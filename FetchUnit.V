==> flow/design.v <==
`timescale 1ns/1ps
module adder10 (
    output wire[9:0] sum, 
    output wire cout,
    input wire [9:0] A, B,
    input wire cin);
    wire w1, w2, w3, w4, w5, w6, w7, w8, w9;
    fulladder A1(sum[0], w1, A[0], B[0], cin);
    fulladder A2(sum[1], w2, A[1], B[1], w1);
    fulladder A3(sum[2], w3, A[2], B[2], w2);
    fulladder A4(sum[3], w4, A[3], B[3], w3);
    fulladder A5(sum[4], w5, A[4], B[4], w4);
    fulladder A6(sum[5], w6, A[5], B[5], w5);
    fulladder A7(sum[6], w7, A[6], B[6], w6);
    fulladder A8(sum[7], w8, A[7], B[7], w7);
    fulladder A9(sum[8], w9, A[8], B[8], w8);
    fulladder A10(sum[9], cout, A[9], B[9], w9);
endmodule
module tb_adder10();
    wire [9:0] sum;
    wire cout;
    reg [9:0] A, B;
    reg cin;
    adder10 SUT(.sum(sum), .cout(cout), .A(A),.B(B),.cin(cin));
    parameter PERIOD = 10;
    initial begin
        cin=1'B0; A=10'b100; B=10'b100; #PERIOD;
        A = 10'b111; B = 10'b1; #PERIOD;
        cin=1'B1; A=10'b100; B=10'b100; #PERIOD;
    end
endmodule
module mux2x1_10(
    output reg [9:0] mout,      
    input wire [9:0] A, B,       
    input wire SW
    );
    always @(*) begin
    case (SW)
        1'b0:mout [9:0] = A[9:0];
        1'b1: mout [9:0] = B[9:0];
        default:mout=10'bx;
        endcase
    end
endmodule
module tb_2x1mux_10 ();
    wire [9:0] mout;
    reg[9:0] A, B;
    reg SW;
    mux2x1_10 SUT(.mout(mout), .A(A), .B(B), .SW(SW));
    parameter PERIOD = 10;
    initial begin 
        A = 10'b111111111;   B= 10'b0; SW = 1'b0;     #PERIOD;
        A = 10'b0;    B= 10'b111111111; SW = 1'b1;     #PERIOD;
        A = 10'b11111111;    B= 10'b11; #PERIOD;
                              #PERIOD;
     end  
endmodule    
module FetchUnit(
     output wire [9:0] dout,
     output wire cout,
     input wire clk, reset, en, ctrl, cin,
     input wire [9:0] la, val1);
     wire [9:0] inc_PC, PC;
     PC_reg PC_Reg(.dout(PC), .clk(clk), .reset(reset), .en(en), .din(dout));
     adder10 add1(.sum(inc_PC), .cout(cout), .A(PC),.B(val1),.cin(cin));
     mux2x1_10 PC_mux(.mout(dout), .A(inc_PC), .B(la), .SW(ctrl));
endmodule
module tb_FetchUnit ();
    wire [9:0] dout;
    wire cout;
    reg clk, reset, en, ctrl, cin;
    reg [9:0] la, val1;
 FetchUnit SUT(.dout(dout), .cout(cout), .clk(clk), .reset(reset), .en(en), .ctrl(ctrl), .cin(cin), .la(la), .val1(val1));
 parameter PERIOD = 10;
 initial clk = 1'b0;  
 always #(PERIOD/2) clk = ~clk;
 initial begin
     reset = 1'b1; la = 4'b1111; val1 = 10'b1;                      #PERIOD;
     reset = 1'b0; ctrl =1'b0; en = 1'b1; cin=1'b0;                 #PERIOD;
                                                                    #PERIOD;
    ctrl = 1'b1;                                                    #PERIOD;
    ctrl=1'b0;                                                      #PERIOD;
                                                                    #PERIOD;
                                                                    #PERIOD;
 end
endmodule
module PC_reg (
 output reg [9:0] dout,
 input wire clk, reset, en,
 input wire [9:0] din);
 always @(posedge clk) begin  
     if (reset == 1'b1) begin
        dout <= 10'b0;  
     end
     else if (en == 1'b1) begin
        dout <= din;  
     end
  end
endmodule
module fulladder(
    output sum, cout,
    input A, B, cin);
    wire w1, w2, w3;
    xor(w1, A, B);
    xor (sum, w1, cin); 
    and (w2, A, B);
    and (w3, w1, cin);
    or (cout, w2, w3);
endmodule
module tb_fulladder();
    wire sum, cout;
    reg A, B, cin;
    fulladder SUT(.sum(sum), .cout(cout), .A(A), .B(B), .cin(cin));
    parameter PERIOD=10;
    initial begin
        cin=1'B0; A=1'b0; B=1'b0; #PERIOD;
        cin=1'B0; A=1'b1; B=1'b0; #PERIOD;
        cin=1'B0; A=1'b0; B=1'b1; #PERIOD;
        cin=1'B0; A=1'b1; B=1'b1; #PERIOD;
    end
endmodule
# [Tool chain data of FetchUnit]
# What the tools print for FetchUnit, step after step.
# Line numbers count from 1 in the design file above.
# A cell with -- has no value.
[inputs] top_module="FetchUnit" clk_port="clk" lib="sky130hd" pvt_corner="tt_025C_1v80"

# [After elaboration]
# Source: Yosys, flattened and elaborated, memories not mapped. Widths are those after wreduce. Registers that Yosys merges into a memory's read port (data or address) are not register bits. Print and check cells do not count. Equal cells are merged and count once.
[bits] reg_bits=10 in_bits=25 word_cells=53
[classes] n_mux=1 bitwise=51
[op_table] cell="1-bit bitwise AND" n=20
[op_table] cell="1-bit XOR" n=20
[op_table] cell="10-bit case mux with 2-bit select" n=1
[op_table] cell="1-bit bitwise OR" n=10
[op_table] cell="1-bit NOT" n=1

# [Longest topological paths]
# Depth = most cells in a row (Yosys ltp): at word level without a register or memory, in the mapped netlist without a sequential cell, where the memories' decode and read muxes count.
[depth] word_depth=21 ABC_AREA=0 depth_mapped=15 depth_no_buf=15

# [Synthesis result]
# The flow's flattened synthesis, as Yosys stat reports it; memories are mapped. The netlist is that of the ABC_AREA named above (0 if unset); the other value can give another one.
# The area totals of this step are shown rounded.
[mapped] cell_count=67 yosys_area_um2=775.7 seq_area_um2=200.2 ffs=10 buffers=3
[by_type] type="sky130_fd_sc_hd__dfxtp_1" n=10 type_area_um2=200.192
[by_type] type="sky130_fd_sc_hd__fa_1" n=10 type_area_um2=200.192
[by_type] type="sky130_fd_sc_hd__mux2_4" n=6 type_area_um2=90.086
[by_type] type="sky130_fd_sc_hd__o21ba_2" n=8 type_area_um2=80.077
[by_type] type="sky130_fd_sc_hd__o21a_1" n=8 type_area_um2=60.058
[by_type] type="sky130_fd_sc_hd__inv_1" n=9 type_area_um2=33.782
[by_type] type="sky130_fd_sc_hd__nor2b_1" n=4 type_area_um2=25.024
[by_type] type="sky130_fd_sc_hd__mux2_2" n=2 type_area_um2=22.522
[by_type] type="sky130_fd_sc_hd__nand2b_1" n=3 type_area_um2=18.768
[by_type] type="sky130_fd_sc_hd__o32ai_1" n=2 type_area_um2=17.517
[by_type] type="sky130_fd_sc_hd__buf_6" n=1 type_area_um2=11.261
[by_type] type="sky130_fd_sc_hd__nor2_1" n=2 type_area_um2=7.507
[by_type] type="sky130_fd_sc_hd__buf_2" n=1 type_area_um2=5.005
[by_type] type="sky130_fd_sc_hd__clkbuf_1" n=1 type_area_um2=3.754
# By module: a second synthesis without flattening, with its own total; a netlist apart from the flattened one above.
[unflattened] cells_unflattened=53 hier_area_um2=714.4
# Each row is one instance without its submodules.
[modules] module="PC_reg" instances=1 n_cells=32 mod_area_um2=352.8
[modules] module="fulladder" instances=10 n_cells=1 mod_area_um2=20.0
[modules] module="mux2x1_10" instances=1 n_cells=11 mod_area_um2=161.4
[modules] module="FetchUnit" instances=1 n_cells=0 mod_area_um2=0.0
[modules] module="adder10" instances=1 n_cells=0 mod_area_um2=0.0

# [Path before layout]
# OpenSTA on the mapped netlist: ideal clock, no wires. The path of least setup slack (recovery checks aside). Input and output delay are each 20% of the period. Register names are those of the netlist, which keeps one name where synthesis merged equal registers.
[synth_timing] path_kind="input to output" from="in cin" to="out dout[9]" period_ns=8.66 t_first_pin_ns=1.732 arrival_time_ns=6.082 t_required_ns=6.928 slack_ns=0.846 path_delay_ns=4.350 driving_pins=15 path_buffers=0 synth_period_reached_ns=7.814
# "path_delay_ns" is the arrival time less input delay plus setup time.
# A path that ends at an output port has no setup time.
# "driving_pins": output pins that drive a net of the path, with the launching flip-flop's if there is one; two outputs of one cell count as two.
# "synth_period_reached_ns" is the clock period less the worst setup slack; recovery checks do not enter. This is arithmetic on one report: input and output delays are still those of the set period (20% each).
# Between the ends stands the longest chain of elaborated cells between them, by number of cells; it is not shown to be the way that was timed. Of several equally long chains one is given.
# Each line given opens the expression or statement behind the cell; cells for indexed reads and writes are added by Yosys, which also makes memories of some case tables.
[synth_between] path_cell_list="sky130_fd_sc_hd__inv_1 > sky130_fd_sc_hd__fa_1 > sky130_fd_sc_hd__inv_1 > sky130_fd_sc_hd__fa_1 > sky130_fd_sc_hd__fa_1 > sky130_fd_sc_hd__fa_1 > sky130_fd_sc_hd__fa_1 > sky130_fd_sc_hd__fa_1 > sky130_fd_sc_hd__fa_1 > sky130_fd_sc_hd__fa_1 > sky130_fd_sc_hd__fa_1 > sky130_fd_sc_hd__inv_1 > sky130_fd_sc_hd__fa_1 > sky130_fd_sc_hd__nor2b_1 > sky130_fd_sc_hd__nor2_1" elab_chain_len=20 cone_cells=20 cone_lines=4
[synth_rtl] element="start, declared" line_no=61 source="input wire clk, reset, en, ctrl, cin,"
[synth_rtl] element="1-bit bitwise AND" line_no=107 source="and (w3, w1, cin);"
[synth_rtl] element="1-bit bitwise OR" line_no=108 source="or (cout, w2, w3);"
[synth_rtl] element="1-bit bitwise AND" line_no=107
[synth_rtl] element="1-bit bitwise OR" line_no=108
[synth_rtl] element="1-bit bitwise AND" line_no=107
[synth_rtl] element="1-bit bitwise OR" line_no=108
[synth_rtl] element="1-bit bitwise AND" line_no=107
[synth_rtl] element="[6 not listed]"
[synth_rtl] element="1-bit bitwise OR" line_no=108
[synth_rtl] element="1-bit bitwise AND" line_no=107
[synth_rtl] element="1-bit bitwise OR" line_no=108
[synth_rtl] element="1-bit bitwise AND" line_no=107
[synth_rtl] element="1-bit bitwise OR" line_no=108
[synth_rtl] element="1-bit XOR" line_no=105 source="xor (sum, w1, cin);"
[synth_rtl] element="10-bit case mux with 2-bit select" line_no=38 source="case (SW)"
[synth_rtl] element="end, declared" line_no=59 source="output wire [9:0] dout,"

module FetchUnit, platform sky130hd, 2 stored runs of the flow under differing settings, order arbitrary. Input and output delays are each 20% of the period that was set; the output load is 0.01 pF.
[entry A] settings: period_ns=12.8, CORE_UTILIZATION=53, SETUP_SLACK_MARGIN=-0.43, PLACE_DENSITY_LB_ADDON=0.16, CORE_MARGIN=3, CELL_PAD_IN_SITES_GLOBAL_PLACEMENT=3, CELL_PAD_IN_SITES_DETAIL_PLACEMENT=0, TNS_END_PERCENT=90, GPL_TIMING_DRIVEN=0, GPL_ROUTABILITY_DRIVEN=1, CTS_CLUSTER_SIZE=76, CTS_CLUSTER_DIAMETER=120, CAP_MARGIN=35, SLEW_MARGIN=10
[entry A] result: did not finish, placement stopped with FLW-0024
[entry B] settings: period_ns=11.3, CORE_UTILIZATION=57, SETUP_SLACK_MARGIN=-0.67, PLACE_DENSITY_LB_ADDON=0.2, CORE_ASPECT_RATIO=0.82, CELL_PAD_IN_SITES_GLOBAL_PLACEMENT=1, ABC_AREA=1, CTS_CLUSTER_DIAMETER=301, CAP_MARGIN=30, CORE_MARGIN=2, SLEW_MARGIN=20
[entry B] result: did not finish, placement stopped with FLW-0024
